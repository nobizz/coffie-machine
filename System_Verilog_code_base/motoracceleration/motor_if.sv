==> flow/design.v <==
module motor_if(input move, emergancy, clk, input [63:0] distance, input [31:0] steps, output clk_out);
reg [7:0] counter = 0;
reg pulse, next, previous, reset, enable;
reg [31:0] n;
reg [31:0] delta;
wire [63:0] delay;
reg [31:0] truedistance = ((200 * 2) / (2 * 8));
reg [7:0] resettime = 0;
    always @(posedge clk) begin
        if(move) begin
            n = 2'd01;
            delta = 4'b000_1;
            reset = 0;
            if (resettime <= 5) begin
             next = 1; previous = 1;
             enable = 1;
            end 
            else begin
            if(steps > (truedistance)) begin 
                next = 0; previous = 1;
                end else begin
                 next = 1; previous = 0;
                end
            end
            if (counter <= 50) counter <= counter + 1; 
            else counter <= 0; 
            if (counter < delay) pulse = 1;
            else pulse = 0;
      end
      if(resettime < 6) begin
        resettime = resettime + 1;
      end
      if(steps == (truedistance - 5))begin
        resettime = 0;
      end
    end
      sqrt math(reset, previous,next, clk, n, delta, delay);
      assign clk_out = pulse;
endmodule
module sqrt(input RESET, PREVIOUS, NEXT,CLK, input [31:0] N , input [31:0] DELTA , output reg [63:0] m);
    reg done;    
    reg [31:0] sqrt;
    reg [31:0] h;
    reg [31:0] l;
    reg [31:0] n;
    reg [31:0] delta;
    reg [4:0]  iterations;
    reg [63:0] current_sqrt;
    always @(posedge CLK) begin
        if(PREVIOUS && NEXT) begin
            n = N;
            delta = DELTA;    
            iterations = 0;
            done = 0;
            sqrt = n;
        end
        if(~done) begin
        current_sqrt = (h + l)/2;
        if(delta >= 2*(-16)) begin
            if(current_sqrt * current_sqrt > n) begin
                    h = current_sqrt;
                    n = N; 
                    delta = delta / 2;
            end else begin
                    l = current_sqrt;
                    n = N; 
                    delta = delta / 2;    
            end
        end
        if(iterations == 17) begin
            done = 1;
            iterations = 0;
        end
        if(RESET) begin
            sqrt = 1;
            done = 1;
            delta = 1;
            current_sqrt = 1;
        end
             if(NEXT) begin
             h = sqrt + delta;
             l = sqrt;
             n = n+1;
             delta = delta;
             sqrt = (n+1);
        end
        if(PREVIOUS) begin
            h = sqrt;
            l = sqrt - delta;
            n = n - 1;
            delta = delta;
            sqrt = (n-1);
        end
         m = current_sqrt; 
         iterations = iterations +1; 
       end
    end
endmodule
## Step by step through the tools: motor_if

Tool output for the design above, in the order of the flow.
Lines are those of the file above, counted from 1.
Operators: Yosys type, input widths -> output width; for muxes data width and select width s.
Not given: n/a

| inputs | value |
|---|---|
| top module | motor_if |
| clock port | clk |
| standard-cell library | sky130hd |
| corner | tt_025C_1v80 |

## Word level

Counts by Yosys on the flattened word-level netlist (proc, flatten, opt, wreduce; memories kept). Register bits leave out memories and registers merged into their read ports (data or address). Print and check cells are left out. Cells with the same type and inputs are merged into one.

| word-level totals | value |
|---|---|
| output and inout port bits | 1 |
| bits in writable memories | 0 |
| clocked read ports x word width | 0 |
| input bits | 99 |
| bits in read-only memories | 0 |
| elaborated cells | 75 |
| register bits | 248 |
| memories | 0 |
| bits in latches | 0 |

| cells by class | value |
|---|---|
| divide/modulo/power cells | 0 |
| reduce/logical cells | 5 |
| muxes and demuxes | 35 |
| add/sub/neg operators | 10 |
| eq/ne operators | 3 |
| order comparisons | 7 |
| bitwise operators | 1 |
| shift-type cells | 0 |
| multiply operators | 1 |

Operators by type and width:

| cell | count |
|---|---|
| $mul 63x63->64 | 1 |
| $mux 32 | 26 |
| $add 32x1->32 const B | 2 |
| $sub 32x1->32 const B | 2 |
| $gt 64x32->1 | 1 |
| $lt 8x63->1 | 1 |
| $add 32x32->33 | 1 |
| $add 32x32->32 | 1 |
| $sub 32x32->32 | 1 |
| $ge 32x32->1 const B | 1 |
| $gt 32x5->1 const B | 1 |
| $eq 32x5->1 const B | 1 |
| $mux 5 | 4 |
| $add 8x1->8 const B | 2 |
| $le 8x3->1 const B | 1 |
| $lt 8x3->1 const B | 1 |
| $le 8x6->1 const B | 1 |
| $reduce_and 3->1 | 2 |
| $reduce_bool 3->1 | 2 |
| $add 5x1->5 const B | 1 |
| $eq 5x5->1 const B | 1 |
| $mux 1 | 5 |
| $ne 3x3->1 const B | 1 |
| $logic_and 1x1->1 | 1 |
| $not 1->1 | 1 |

## Logic depth

Yosys ltp: most cells in a row. Word level: on the elaborated netlist, between registers, memories and ports. Mapped: between sequential cells and ports; inverters and the memories' decode and read muxes count.

| depth | value |
|---|---|
| depth after elaboration | 12 |
| ABC_AREA | 0 |
| mapped depth | 50 |
| gate-level depth less buffers | 49 |

## Synthesis result

Yosys stat after the flow's synthesis: flattened, memories mapped to cells. It holds for the ABC_AREA given above (unset counts as 0); a run with the other value may have another netlist.

| synthesis totals | value |
|---|---|
| sequential area | 0.0054152 mm^2 |
| flip-flop cells | 217 |
| standard cells after synthesis | 5,701 |
| synthesis area | 0.0483088 mm^2 |
| buffers | 236 |

Cell types:

| type | count | total area (um^2) |
|---|---|---|
| sky130_fd_sc_hd__fa_1 | 821 | 1.64E+04 |
| sky130_fd_sc_hd__ha_1 | 411 | 5.14E+03 |
| sky130_fd_sc_hd__inv_1 | 1,211 | 4,545.61 |
| sky130_fd_sc_hd__edfxtp_1 | 107 | 3.21E+03 |
| sky130_fd_sc_hd__nand2_1 | 592 | 2.22E+03 |
| sky130_fd_sc_hd__dfxtp_1 | 110 | 2.2E+03 |
| sky130_fd_sc_hd__nor2_1 | 482 | 1.81E+03 |
| sky130_fd_sc_hd__xnor2_1 | 164 | 1.44E+03 |
| sky130_fd_sc_hd__a21oi_1 | 281 | 1.41E+03 |
| sky130_fd_sc_hd__xor2_1 | 107 | 937.149 |
| sky130_fd_sc_hd__o21ai_0 | 152 | 760.73 |
| sky130_fd_sc_hd__clkbuf_1 | 200 | 750.72 |
| sky130_fd_sc_hd__a21o_1 | 95 | 713.184 |
| sky130_fd_sc_hd__nand3_1 | 91 | 455.437 |
| sky130_fd_sc_hd__a211oi_1 | 57 | 427.91 |
| sky130_fd_sc_hd__nor3_1 | 81 | 405.389 |
| sky130_fd_sc_hd__nand4_1 | 50 | 312.8 |
| sky130_fd_sc_hd__and2_1 | 49 | 306.544 |

Not listed: further types 89, cells in them 640.
The figures by module come from a second, unflattened synthesis with its own total; it is not the netlist above.

| second synthesis, totals | value |
|---|---|
| cells (unflattened synthesis) | 6,069 |
| area total of the unflattened synthesis | 0.0508775 mm^2 |

Each row is one instance without its submodules.

By module:

| module | seq. area (mm^2) | cells | times used | area (mm^2) |
|---|---|---|---|---|
| sqrt | 0.0049247 | 5,944 | 1 | 0.0496701 |
| motor_if | 0.0004905 | 125 | 1 | 0.0012074 |

## Worst setup path after synthesis

Path of least setup slack by OpenSTA after synthesis, without wires, with an ideal clock, recovery checks aside; 20% of the period is set as input and as output delay. Where synthesis merged equal registers, the netlist keeps one of their names.

| timing post-synthesis | value |
|---|---|
| path type | reg2reg |
| start point | reg math.l[4] |
| end point | reg math.l[0] |
| delay of the path | 13.151 ns |
| required time | 15.668 ns |
| path slack | 2.949 ns |
| launch time at the first pin | 0.000 ns |
| arrival | 12.719 ns |
| setup time | 0.432 ns |
| period | 16.1 ns |
| stages | 49 |
| buffers on the path | 1 |
| synthesis period reached | 13.151 ns |

"delay of the path" is the arrival time less input delay plus setup time.
"stages" counts driving pins, that of a launching flip-flop among them; a cell with two outputs on the path counts twice.
"synthesis period reached" is the clock period less the worst setup slack; recovery checks do not enter. This is arithmetic on one report: input and output delays are still those of the set period (20% each).
Between the ends stands the longest chain of elaborated cells between them, by number of cells; it is not shown to be the way that was timed. Of several equally long chains one is given.
A line is the first line of the expression or statement that the cell stems from. Yosys adds cells for indexed reads and writes and turns some case tables into memories.
A register here has more assigning lines than the two given.
Only ways into the end's enable, where the timed path ends, are counted here.

| on the way, post-synthesis | value |
|---|---|
| cells stage by stage | sky130_fd_sc_hd__edfxtp_1 sky130_fd_sc_hd__ha_1 sky130_fd_sc_hd__a21o_1 sky130_fd_sc_hd__a21oi_1 sky130_fd_sc_hd__o21ai_0 sky130_fd_sc_hd__a211oi_1 sky130_fd_sc_hd__nor2_1 sky130_fd_sc_hd__a21o_1 sky130_fd_sc_hd__a21oi_1 sky130_fd_sc_hd__o21bai_1 sky130_fd_sc_hd__a21oi_1 sky130_fd_sc_hd__xor2_1 sky130_fd_sc_hd__clkbuf_1 sky130_fd_sc_hd__nor2_1 sky130_fd_sc_hd__fa_1 sky130_fd_sc_hd__inv_1 sky130_fd_sc_hd__fa_1 sky130_fd_sc_hd__inv_1 (+13 left out) sky130_fd_sc_hd__nand2_1 sky130_fd_sc_hd__or4b_2 sky130_fd_sc_hd__a31oi_1 sky130_fd_sc_hd__o21bai_1 sky130_fd_sc_hd__xor2_1 sky130_fd_sc_hd__ha_1 sky130_fd_sc_hd__a21o_1 sky130_fd_sc_hd__a21o_1 sky130_fd_sc_hd__a21oi_1 sky130_fd_sc_hd__o21ai_0 sky130_fd_sc_hd__a2111oi_0 sky130_fd_sc_hd__a31oi_1 sky130_fd_sc_hd__nor3_1 sky130_fd_sc_hd__o2111ai_1 sky130_fd_sc_hd__nand4b_1 sky130_fd_sc_hd__nor4_1 sky130_fd_sc_hd__nand4_1 sky130_fd_sc_hd__a21oi_1 |
| length of the longest elaborated chain | 5 |
| elaborated cells between the ends (all ways) | 5 |
| source lines of those cells | 2 |
| classes of those cells | add/sub (1); mul (1); compare (1); eq/ne (1); reduce/logical (1) |

RTL lines, path post-synthesis:

| element | line | source |
|---|---|---|
| start: declaration | 44 | `reg [31:0] l;` |
| start: assignment | 65 | `l = current_sqrt;` |
| start: assignment | 82 | `l = sqrt;` |
| $add 32x32->33 | 58 | `current_sqrt = (h + l)/2;` |
| $mul 63x63->64 | 60 | `if(current_sqrt * current_sqrt > n) begin` |
| $gt 64x32->1 | 60 |  |
| $ne 3x3->1 | n/a |  |
| $reduce_and 3->1 | n/a |  |
| end: assignment | 65 |  |
| end: assignment | 82 |  |
| end: declaration | 44 |  |

## Worst path after layout

Path of least setup slack in the final report of entry B (OpenROAD, finished layout, wires in). Where an end is a register, its clock arrival counts in the times.

| timing after layout | value |
|---|---|
| path type | reg2reg |
| start point | reg math.l[1] |
| end point | reg math.l[12] |
| period | 15.2 ns |
| buffers on the path | 3 |
| path slack | 1.53 ns |
| stages | 48 |
| setup time | 0.30 ns |
| launch time at the first pin | 0.55 ns |
| arrival | 13.91 ns |
| required time | 15.44 ns |

Between the ends stands the longest chain of elaborated cells between them, by number of cells; it is not shown to be the way that was timed. Of several equally long chains one is given.
A register here has more assigning lines than the two given.
Only ways into the end's enable, where the timed path ends, are counted here.

| on the way, after layout | value |
|---|---|
| cells stage by stage | sky130_fd_sc_hd__edfxtp_1 sky130_fd_sc_hd__ha_1 sky130_fd_sc_hd__a31o_2 sky130_fd_sc_hd__a21oi_1 sky130_fd_sc_hd__o211ai_1 sky130_fd_sc_hd__a31oi_1 sky130_fd_sc_hd__nor2b_1 sky130_fd_sc_hd__xor2_1 sky130_fd_sc_hd__buf_4 sky130_fd_sc_hd__inv_2 sky130_fd_sc_hd__nand2_1 sky130_fd_sc_hd__fa_1 sky130_fd_sc_hd__inv_1 sky130_fd_sc_hd__fa_1 sky130_fd_sc_hd__fa_1 sky130_fd_sc_hd__inv_1 sky130_fd_sc_hd__fa_1 sky130_fd_sc_hd__inv_1 (+12 left out) sky130_fd_sc_hd__a31oi_1 sky130_fd_sc_hd__o21bai_1 sky130_fd_sc_hd__xor2_1 sky130_fd_sc_hd__ha_1 sky130_fd_sc_hd__a21o_1 sky130_fd_sc_hd__a21o_1 sky130_fd_sc_hd__a21oi_1 sky130_fd_sc_hd__o21ai_0 sky130_fd_sc_hd__a2111oi_0 sky130_fd_sc_hd__a31oi_1 sky130_fd_sc_hd__nor3_2 sky130_fd_sc_hd__o2111ai_1 sky130_fd_sc_hd__nand4b_1 sky130_fd_sc_hd__nor4_2 sky130_fd_sc_hd__buf_4 sky130_fd_sc_hd__nand4_1 sky130_fd_sc_hd__a21oi_4 sky130_fd_sc_hd__buf_12 |
| length of the longest elaborated chain | 5 |
| elaborated cells between the ends (all ways) | 5 |
| source lines of those cells | 2 |
| classes of those cells | add/sub (1); mul (1); compare (1); eq/ne (1); reduce/logical (1) |

RTL lines, path after layout:

| element | line | source |
|---|---|---|
| start: declaration | 44 | `reg [31:0] l;` |
| start: assignment | 65 | `l = current_sqrt;` |
| start: assignment | 82 | `l = sqrt;` |
| $add 32x32->33 | 58 | `current_sqrt = (h + l)/2;` |
| $mul 63x63->64 | 60 | `if(current_sqrt * current_sqrt > n) begin` |
| $gt 64x32->1 | 60 |  |
| $ne 3x3->1 | n/a |  |
| $reduce_and 3->1 | n/a |  |
| end: assignment | 65 |  |
| end: assignment | 82 |  |
| end: declaration | 44 |  |

Wiki page: motor_if / flow data

Record of 2 stored runs of the RTL-to-layout flow on motor_if, platform sky130hd. The runs are unordered. Constraints: input delay and output delay 20% of the set period each, output load 0.01 pF.
"reached clock period": clock period set for the run, less the worst setup slack. It is reckoned from that one timing run; input and output delays stay at 20% of the period that was set.
"worst setup path time" is the time allowed to the run's worst setup path (the clock period less input and output delay, where it has them) less its slack. Clock arrival times count: a late capture clock shortens it, a late launch clock lengthens it.
Among the settings, . means not set for that run.
Among the results, . means that no value is shown for the run.

| run name | period_ns | CORE_UTILIZATION | SETUP_SLACK_MARGIN | CORE_ASPECT_RATIO | CELL_PAD_IN_SITES_GLOBAL_PLACEMENT | TNS_END_PERCENT | ABC_AREA | GPL_TIMING_DRIVEN | GPL_ROUTABILITY_DRIVEN | CTS_CLUSTER_SIZE | CAP_MARGIN | CORE_MARGIN | SLEW_MARGIN | area of the die (mm^2) | final setup TNS (ns) | utilization after layout (%) | worst setup slack after layout (ns) | reached clock period (ns) | standard-cell area of the final layout (mm^2) | synthesis area (mm^2) | final worst hold slack (ns) | worst setup path time (ns) | worst path kind |
|---|---|---|---|---|---|---|---|---|---|---|---|---|---|---|---|---|---|---|---|---|---|---|---|
| entry A | 13.4 | 67 | 2.51 | 0.64 | 2 | 20 | 0 | 1 | 0 | 45 | 20 | 2 | 20 | . | . | . | . | . | . | . | . | . | . |
| entry B | 15.2 | 40 | 0.94 | . | . | . | . | . | . | . | 20 | 2 | 20 | 0.123566 | 0.000 | 43.1 | 1.535 | 13.665 | 0.0516808 | 0.0483088 | 0.463 | 13.67 | reg2reg |

Entry A: unfinished; error GPL-0301 in placement
